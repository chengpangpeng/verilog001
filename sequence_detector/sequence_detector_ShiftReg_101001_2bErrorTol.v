==> flow/design.v <==
module sequence_detector_ShiftReg_101001_2bErrorTol (
	input i_clk,
	input i_resetn,
	input i_data,
	output o_pattern_found
);
	parameter WIDTH = 6;  
	parameter pattern = 6'b101001;
	reg [WIDTH-1 : 0] seq_reg;  
	reg [WIDTH-1 : 0] pattern_match_XOR;
	wire [WIDTH-1 : 0] Bit_sum;
	reg pattern_found_p;
	wire clk_gate;		 
	reg detect_en;
	reg [WIDTH-1 : 0] count_p;
	assign clk_gate = i_clk;
	adder_6in_1b adder_inst (
        .i_a(pattern_match_XOR),
        .o_sum(Bit_sum)
    ); 
	always @(negedge i_resetn or posedge clk_gate) 
		begin
			if (~i_resetn)	
				begin
					seq_reg <= 6'h0;
					count_p <= 0;
					pattern_match_XOR[5:0] <= 6'h0;
				end
			else if(count_p >= 6'd63)  
				count_p <= WIDTH;  
			else
				begin
					seq_reg <= {seq_reg[WIDTH-2 : 0], i_data};  
					count_p <= count_p + 1;
					pattern_match_XOR[5:0] <= (seq_reg ^ 6'b101001);
				end
		end  
		always @(negedge i_resetn or posedge clk_gate)
		begin
			if (~i_resetn)
				detect_en <= 0;
			else if (count_p >= WIDTH)
				detect_en <= 1;
			else
				detect_en <= 0;
		end 
	always @(negedge i_resetn or posedge clk_gate) 
		begin
			if (~i_resetn)
			pattern_found_p <= 0;
			else if (detect_en && (Bit_sum <= 2))
			pattern_found_p <= 1;
			else
			pattern_found_p <= 0;
		end 
	assign o_pattern_found = pattern_found_p;
endmodule  
module adder_6in_1b (
	input [WIDTH_in-1:0] i_a,
	output [WIDTH_out-1:0] o_sum
);
	parameter WIDTH_in = 6; 
	parameter WIDTH_out = 6;
	reg [WIDTH_out:0] sum_p;
always @(*)
begin
	sum_p = i_a[0] + i_a[1] + i_a[2] + i_a[3] + i_a[4] + i_a[5];
end
assign o_sum = sum_p;
endmodule 
Reports on sequence_detector_ShiftReg_101001_2bErrorTol
Tool output for the design above, in the order of the flow.
Lines are those of the file above, counted from 1.
Cell names lack the library's common part.
A cell with -- has no value.
Set-up
  design top: sequence_detector_ShiftReg_101001_2bErrorTol
  clock: i_clk
  library: sky130hd
  timing corner: tt_025C_1v80

Word-level counts
Yosys after proc, flatten, opt, wreduce and memory -nomap, before mapping. Enables and synchronous resets that opt folds into registers are not counted as muxes. Memory bits, and registers merged into a memory's read port (data or address), are not among the register bits. Print and check cells are not counted. Equal cells are merged and count once.
Cells by class
  div/mod/pow operators: 0
  magnitude comparators: 3
  $mul: 0
  multiplexer cells: 3
  shift-type cells: 0
  add/sub/neg operators: 6
  eq/ne operators: 0
  bitwise gates (word level): 1
  reductions and logical operators: 1
Operators with widths (number)
  6-bit by 1-bit adder with 6-bit output: 4
  6-bit by 1-bit adder with 6-bit output with constant B: 1
  6-bit by 2-bit less-or-equal comparator with 1-bit output with constant B: 1
  6-bit by 3-bit greater-or-equal comparator with 1-bit output with constant B: 1
  6-bit greater-or-equal comparator with constant B: 1
  6-bit two-way mux: 1
  3-bit inverter: 1
  1-bit by 1-bit adder with 2-bit output: 1
  1-bit two-way mux: 2
  1-bit logical AND: 1
Bit counts
  bits in read-only memories: 0
  memory bits (writable): 0
  bits in latches: 0
  word width x clocked read ports: 0
  flip-flop bits (word level): 20
  input port bits: 3
  memory cells: 0

Depth
Longest topological path by Yosys (ltp), each cell counted once; first at word level (registers and memories cut), then after technology mapping (sequential cells cut; the memories' decode and read muxes count).
Depth
  depth after elaboration: 8
  ABC_AREA: 0
  depth in mapped cells: 7
  depth with buffers taken out: 7

Mapped cells and area
Source: synth_stat.txt of the flow (Yosys; design flattened, memories mapped). It holds for the ABC_AREA given above (unset counts as 0); a run with the other value may have another netlist.
Cells by type
  dfrtp_1: number 17, area in all 425.408 sq um
  fa_1: number 3, area in all 60.058 sq um
  ha_1: number 3, area in all 37.536 sq um
  mux2_4: number 2, area in all 30.029 sq um
  o21ai_0: number 6, area in all 30.029 sq um
  inv_1: number 7, area in all 26.275 sq um
  mux2_2: number 2, area in all 22.522 sq um
  a21oi_1: number 4, area in all 20.019 sq um
  nor3_1: number 4, area in all 20.019 sq um
  nand2_1: number 5, area in all 18.768 sq um
  nand3_4: number 1, area in all 17.517 sq um
  xnor2_1: number 2, area in all 17.517 sq um
  buf_6: number 1, area in all 11.261 sq um
  nor2_1: number 3, area in all 11.261 sq um
  nand3_1: number 2, area in all 10.01 sq um
  xor2_1: number 1, area in all 8.758 sq um
  a211oi_1: number 1, area in all 7.507 sq um
  o31ai_1: number 1, area in all 7.507 sq um
  or2_1: number 1, area in all 6.256 sq um
Synthesis totals
  chip area (Yosys): 788.3 sq um
  cells in the netlist: 66
  flip-flops: 17
By module: a second synthesis without flattening, with its own total; a netlist apart from the flattened one above.
Unflattened totals
  cell total of the unflattened synthesis: 71
  area total of the unflattened synthesis: 868.3 sq um
Each row is one instance without its submodules.
By module
  sequence_detector_ShiftReg_101001_2bErrorTol: sequential area 425.4 sq um, times used 1, area 739.5 sq um, cells 55
  adder_6in_1b: sequential area 0.0 sq um, times used 1, area 128.9 sq um, cells 16

Worst setup path after synthesis
Path of least setup slack by OpenSTA after synthesis, without wires, with an ideal clock, recovery checks aside; 20% of the period is set as input and as output delay. Where synthesis merged equal registers, the netlist keeps one of their names.
Timing path after synthesis
  path type: reg-to-reg
  from: register (no name shown)
  to: register pattern_found_p
  stages: 8
  delay of the path: 2.245 ns
  slack: 0.145 ns
  path buffers: 0
  clock period: 2.39 ns
  arrival: 2.151 ns
  period reached after synthesis: 2.245 ns
"delay of the path" is the arrival time less input delay plus setup time.
"stages": output pins that drive a net of the path, with the launching flip-flop's if there is one; two outputs of one cell count as two.
"period reached after synthesis" is the clock period less the worst setup slack; recovery checks do not enter. This is arithmetic on one report: input and output delays are still those of the set period (20% each).
A register here has more assigning lines than the two given.
On the way, after synthesis
  path through: dfrtp_1 ha_1 inv_1 fa_1 inv_1 fa_1 fa_1 a211oi_1
Ends and longest elaborated chain, after synthesis
  to (assign): RTL line 50  | pattern_found_p <= 0;
  to (assign): RTL line 52  | pattern_found_p <= 1;
  to (decl): RTL line 12  | reg pattern_found_p;
Chain of elaborated cells between the ends: none given.

Path in the finished layout
Path of least setup slack in the final report of flow run B (OpenROAD, finished layout, wires in). Where an end is a register, its clock arrival counts in the times.
Timing path after layout
  path type: reg-to-reg
  from: register pattern_match_XOR[0]
  to: register pattern_found_p
  slack: -0.03 ns
  stages: 8
  path buffers: 0
  arrival: 2.50 ns
  clock period: 2.26 ns
Between the ends stands the longest chain of elaborated cells between them, by number of cells; it is not shown to be the way that was timed. Of several equally long chains one is given.
A line is the first line of the expression or statement that the cell stems from. Yosys adds cells for indexed reads and writes and turns some case tables into memories.
A register here has more assigning lines than the two given.
On the way, after layout
  path through: dfrtp_1 ha_1 inv_1 fa_1 inv_1 fa_2 fa_1 a211oi_2
  cells in the longest elaborated chain: 8
Ends and longest elaborated chain, after layout
  from (decl): RTL line 10  | reg [WIDTH-1 : 0] pattern_match_XOR;
  from (assign): RTL line 27  | pattern_match_XOR[5:0] <= 6'h0;
  from (assign): RTL line 35  | pattern_match_XOR[5:0] <= (seq_reg ^ 6'b101001);
  1-bit by 1-bit adder with 2-bit output: RTL line 67  | sum_p = i_a[0] + i_a[1] + i_a[2] + i_a[3] + i_a[4] + i_a[5];
  6-bit by 1-bit adder with 6-bit output (4 in a row): RTL line 67
  6-bit by 2-bit less-or-equal comparator with 1-bit output: RTL line 51  | else if (detect_en && (Bit_sum <= 2))
  1-bit logical AND: RTL line 51
  1-bit two-way mux: RTL line 51
  to (assign): RTL line 50  | pattern_found_p <= 0;
  to (assign): RTL line 52  | pattern_found_p <= 1;
  to (decl): RTL line 12  | reg pattern_found_p;

==> results <==
Measured results for sequence_detector_ShiftReg_101001_2bErrorTol: 2 stored runs of the Yosys and OpenROAD flow on sky130hd. The settings differ; the order carries no meaning. The constraints put input and output delay at 20% of the set period each and load the outputs with 0.01 pF.
"achieved clock period (ns)" means the clock period less the worst setup slack. The figure is calculated, with input and output delays left at 20% of the set period.
"worst setup path time (ns)" is the time allowed to the run's worst setup path (the clock period less input and output delay, where it has them) less its slack. Clock arrival times count: a late capture clock shortens it, a late launch clock lengthens it.
"finish__power__total" is the tool's figure for a default switching activity; nothing was simulated.

Flow files of flow run A
==> flow/run.sh <==
#!/bin/bash
# the make line also repeats the synthesis and layout settings of config.mk as NAME=value (left out here)
make -C /OpenROAD-flow-scripts/flow DESIGN_CONFIG=/design/flow/config.mk WORK_HOME=/design/flow/orfs CLKGATE_MAP_FILE= finish
==> flow/config.mk <==
export PLATFORM = sky130hd
export DESIGN_NAME = sequence_detector_ShiftReg_101001_2bErrorTol
export DESIGN_NICKNAME = sequence_detector_ShiftReg_101001_2bErrorTol
export VERILOG_FILES = /design/flow/design.v
export SDC_FILE = /design/flow/constraint.sdc
export NUM_CORES = 4
export LEC_CHECK = 0
export CAP_MARGIN = 5
export CELL_PAD_IN_SITES_GLOBAL_PLACEMENT = 3
export CORE_MARGIN = 2
export CORE_UTILIZATION = 60
export GPL_ROUTABILITY_DRIVEN = 1
export MIN_ROUTING_LAYER = met2
export PLACE_DENSITY_LB_ADDON = 0.2
export SETUP_SLACK_MARGIN = 0.12
export SLEW_MARGIN = 20
==> flow/constraint.sdc <==
create_clock -name core_clock -period 1.75 [get_ports {i_clk}]
set_input_delay 0.3500 -clock core_clock [delete_from_list [all_inputs] [get_ports {i_clk}]]
set_output_delay 0.3500 -clock core_clock [all_outputs]
set_load 0.01 [all_outputs]

report of flow run A: did not finish, place, FLW-0024

Flow files of flow run B
==> flow/run.sh <==
#!/bin/bash
# the make line also repeats the synthesis and layout settings of config.mk as NAME=value (left out here)
make -C /OpenROAD-flow-scripts/flow DESIGN_CONFIG=/design/flow/config.mk WORK_HOME=/design/flow/orfs CLKGATE_MAP_FILE= finish
==> flow/config.mk <==
export PLATFORM = sky130hd
export DESIGN_NAME = sequence_detector_ShiftReg_101001_2bErrorTol
export DESIGN_NICKNAME = sequence_detector_ShiftReg_101001_2bErrorTol
export VERILOG_FILES = /design/flow/design.v
export SDC_FILE = /design/flow/constraint.sdc
export NUM_CORES = 4
export LEC_CHECK = 0
export CAP_MARGIN = 35
export CELL_PAD_IN_SITES_DETAIL_PLACEMENT = 0
export CORE_ASPECT_RATIO = 1.2
export CORE_MARGIN = 2
export CORE_UTILIZATION = 49
export GPL_ROUTABILITY_DRIVEN = 1
export GPL_TIMING_DRIVEN = 0
export MAX_ROUTING_LAYER = met5
export PLACE_DENSITY_LB_ADDON = 0.06
export SLEW_MARGIN = 5
export TNS_END_PERCENT = 30
==> flow/constraint.sdc <==
create_clock -name core_clock -period 2.26 [get_ports {i_clk}]
set_input_delay 0.4520 -clock core_clock [delete_from_list [all_inputs] [get_ports {i_clk}]]
set_output_delay 0.4520 -clock core_clock [all_outputs]
set_load 0.01 [all_outputs]

report of flow run B
yosys chip area after synthesis (um^2): 788.3
finish__design__die__area: 1946.9
finish__design__instance__area__stdcell: 880.8
finish__design__instance__utilization: 0.6017
finish__timing__setup__ws: -0.025
finish__timing__setup__tns: -0.025
finish__timing__hold__ws: 0.449
finish__power__total: 5.524e-04
achieved clock period (ns): 2.285
worst setup path time (ns): 2.29
worst setup path kind: reg-to-reg
