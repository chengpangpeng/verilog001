==> flow/design.v <==
module sequence_detector (
	input i_clk,
	input i_resetn,
	input i_data,
	output o_count_end, 		       
	output wire [WIDTH-1 : 0] o_count,    
	output o_pattern_found
);
	parameter WIDTH = 6;  
	reg [WIDTH-1 : 0] o_count_p;
	parameter A = 6'd1,
			  B = 6'd2,  
			  C = 6'd3,	 
			  D = 6'd4,	 
			  E = 6'd5,  
			  F = 6'd6;  
 	reg [WIDTH-1 : 0] cur_state, next_state;  
	wire clk_gate;		 
	assign clk_gate = i_clk;
	always @(negedge i_resetn or posedge clk_gate)        
		begin
			if  (~i_resetn)
		 		o_count_p <= 2'h0;		  
			else if(o_count_p >= 6'd63)
				o_count_p <=  2'h0;       
			else 
				o_count_p <=  o_count_p + 1;          
		end 
	always @(negedge i_resetn or posedge clk_gate)        
		begin
			if  (~i_resetn)
				cur_state <= A;		  
			else
				cur_state <= next_state;          
		end 
	always @(cur_state or i_data)
	 begin
		case(cur_state)
			A: begin
				if(i_data == 1'b1)
					next_state = B;
				else
					 next_state = A;
			end
			B: begin
				if(i_data == 1'b1)
					next_state = B;
				else
					 next_state = C;			
			end
			C: begin
				if(i_data == 1'b1)
					next_state = D;
				else
					 next_state = A;
			end
			D: begin
				if(i_data == 1'b1)
					next_state = B;
				else
					 next_state = E;
			end
			E: begin
				if(i_data == 1'b1)
					next_state = D;
				else
					 next_state = F;
			end
			F: begin
				if(i_data == 1'b1)
					next_state = B;  
				else
					 next_state = A;
			end
			default: next_state = A;
		endcase
	 end	
	assign o_count_end = (o_count == 6'd63);
	assign o_count = o_count_p;
	assign o_pattern_found = (cur_state == F) && (i_data == 1)? 1:0;
endmodule  
==> Tool chain data of sequence_detector <==
Tool output for the design above, in the order of the flow.
Line numbers count from 1 in the design file above.
Library cell names are shortened.
{ "design": {"design": "sequence_detector", "clock_port": "i_clk", "cell_library": "sky130hd", "lib_corner": "tt_025C_1v80"} }

==> Word level <==
Source: Yosys, flattened and elaborated, memories not mapped. Widths are those after wreduce; folded enables and synchronous resets count as part of the registers. Registers that Yosys merges into a memory's read port (data or address) are not register bits. Print and check cells do not count. Equal cells are merged and count once.
{ "op_classes": {"n_mux": 8, "equal": 7, "compare": 1, "addsub": 1, "reduce_logical": 2} }
{ "ops": {"columns": ["operator", "count"], "rows": [
  ["case mux 3 bit (select 5 bit)", 1],
  ["equality test 3 bit (second input constant)", 3],
  ["equality test 3 x 2 -> 1 bit (second input constant)", 2],
  ["adder 6 x 1 -> 6 bit (second input constant)", 1],
  [">= comparator 6 bit (second input constant)", 1],
  ["equality test 6 bit (second input constant)", 1],
  ["2-to-1 mux 6 bit", 1],
  ["2-to-1 mux 3 bit", 2],
  ["2-to-1 mux 2 bit", 2],
  ["equality test 3 x 1 -> 1 bit (second input constant)", 1],
  ["OR reduction 2 bit", 1],
  ["2-to-1 mux 1 bit", 2],
  ["logical AND 1 bit", 1]
]} }
{ "bits": {"elab_cells": 21, "ff_bits": 9, "inputBits": 3, "out_inout_bits": 8} }

==> Logic depth <==
Longest topological path by Yosys (ltp), each cell counted once; first at word level (registers and memories cut), then after technology mapping (sequential cells cut; the memories' decode and read muxes count).
{ "depth": {"word_depth": 3, "abc_area": 0, "ltp_mapped": 4} }

==> Synthesis result <==
The flow's flattened synthesis, as Yosys stat reports it; memories are mapped. The netlist is that of the ABC_AREA named above (0 if unset); the other value can give another one.
{ "by_type": {"columns": ["cell_type", "count", "type_area_um2"], "rows": [
  ["dfrtp_1", 11, 275.264],
  ["dfstp_2", 1, 26.275],
  ["nor2b_1", 3, 18.768],
  ["xor2_1", 2, 17.517],
  ["ha_1", 1, 12.512],
  ["nor2_4", 1, 11.261],
  ["o41a_1", 1, 11.261],
  ["nand3_1", 2, 10.01],
  ["nand3_2", 1, 10.01],
  ["xnor2_1", 1, 8.758],
  ["nand2_1", 2, 7.507],
  ["nor2_1", 2, 7.507],
  ["o21a_1", 1, 7.507],
  ["o31ai_1", 1, 7.507],
  ["and2_1", 1, 6.256],
  ["nor2_2", 1, 6.256],
  ["a21oi_1", 1, 5.005],
  ["nor3_1", 1, 5.005],
  ["o21ai_1", 1, 5.005]
]} }
{ "synth_totals": {"ffs": 12, "mapped_area_um2": 459.2, "buffers": 0, "cells": 35} }

==> Path before layout <==
OpenSTA on the mapped netlist: ideal clock, no wires. The path of least setup slack (recovery checks aside). Input and output delay are each 20% of the period. Register names are those of the netlist, which keeps one name where synthesis merged equal registers.
{ "synth_timing": {"kind": "reg2out", "from": "register o_count_p[0]", "to": "output port o_count_end", "arrival_ns": 0.953, "path_slack_ns": 0.959, "t_first_pin_ns": 0.000, "path_delay_ns": 0.953, "period_ns": 2.39, "path_stages": 4, "out_delay_ns": 0.478, "period_less_setup_slack_ns": 1.431} }
"path_delay_ns" is the arrival time less input delay plus setup time.
At an output port there is no setup time.
"path_stages" counts driving pins, that of a launching flip-flop among them; a cell with two outputs on the path counts twice.
"period_less_setup_slack_ns" = period - worst setup slack (recovery checks aside). The figure is calculated, with input and output delays left at 20% of the set period.
The rows between start and end are the longest chain of elaborated cells between them; the timing report does not say that the signal goes this way. Where chains are equally long, one stands for them.
A line is the first line of the expression or statement that the cell stems from. Yosys adds cells for indexed reads and writes and turns some case tables into memories.
A register here has more assigning lines than the two given.
{ "synth_between": {"cell_sequence": "dfrtp_1 > ha_1 > nand3_2 > nor2_4", "elab_chain_cells": 1, "cells_between": 1, "lines_between": 1, "classes_between": "eq/ne: 1"} }
{ "synth_rtl": {"columns": ["element", "line", "rtl"], "rows": [
  ["start, declared", 10, "reg [WIDTH-1 : 0] o_count_p;"],
  ["start, assigned", 23, "o_count_p <= 2'h0;"],
  ["start, assigned", 27, "o_count_p <= o_count_p + 1;"],
  ["equality test 6 bit", 78, "assign o_count_end = (o_count == 6'd63);"],
  ["end, declared", 5, "output o_count_end,"]
]} }

==> Timing after layout <==
From the final timing report of flow run 1: the path of least setup slack in the routed layout; clock arrival at registers is part of the times.
{ "layout_timing": {"kind": "reg2out", "from": "register o_count_p[1]", "to": "output port o_count_end", "period_ns": 1.17, "out_delay_ns": 0.23, "arrival_ns": 1.17, "t_first_pin_ns": 0.27, "path_stages": 5, "path_slack_ns": -0.23} }
The rows between start and end are the longest chain of elaborated cells between them; the timing report does not say that the signal goes this way. Where chains are equally long, one stands for them.
A register here has more assigning lines than the two given.
{ "layout_between": {"cell_sequence": "dfrtp_1 > ha_4 > nand3_4 > nor2_4 > buf_6", "elab_chain_cells": 1, "cells_between": 1, "lines_between": 1, "classes_between": "eq/ne: 1"} }
{ "layout_rtl": {"columns": ["element", "line", "rtl"], "rows": [
  ["start, declared", 10, "reg [WIDTH-1 : 0] o_count_p;"],
  ["start, assigned", 23, "o_count_p <= 2'h0;"],
  ["start, assigned", 27, "o_count_p <= o_count_p + 1;"],
  ["equality test 6 bit", 78, "assign o_count_end = (o_count == 6'd63);"],
  ["end, declared", 5, "output o_count_end,"]
]} }

--- measured runs ---
Measured results for sequence_detector: 2 stored runs of the Yosys and OpenROAD flow on sky130hd. The settings differ; the order carries no meaning. The constraints put input and output delay at 20% of the set period each and load the outputs with 0.01 pF.

settings of flow run 1
{
  "period_ns": 1.17,
  "CORE_UTILIZATION": 28,
  "PLACE_DENSITY_LB_ADDON": 0.03,
  "TNS_END_PERCENT": 5,
  "ABC_AREA": 0,
  "GPL_ROUTABILITY_DRIVEN": 1,
  "CTS_CLUSTER_SIZE": 20,
  "MIN_ROUTING_LAYER": "met1",
  "CAP_MARGIN": 20,
  "CORE_MARGIN": 2,
  "SLEW_MARGIN": 20
}
report of flow run 1
yosys chip area after synthesis (um^2): 459.2
finish__design__die__area: 1979.8
finish__design__instance__area__stdcell: 790.8
finish__timing__setup__ws: -0.230
finish__timing__setup__tns: -0.571
finish__timing__hold__ws: 0.208

settings of flow run 2
{
  "period_ns": 1.49,
  "CORE_UTILIZATION": 51,
  "SETUP_SLACK_MARGIN": -0.01,
  "CORE_ASPECT_RATIO": 0.79,
  "CORE_MARGIN": 3,
  "CELL_PAD_IN_SITES_GLOBAL_PLACEMENT": 0,
  "CTS_CLUSTER_SIZE": 36,
  "CAP_MARGIN": 5,
  "MIN_ROUTING_LAYER": "met2",
  "MAX_ROUTING_LAYER": "met4",
  "SLEW_MARGIN": 20
}
report of flow run 2: did not finish, floorplan, PDN-0185
--- end ---
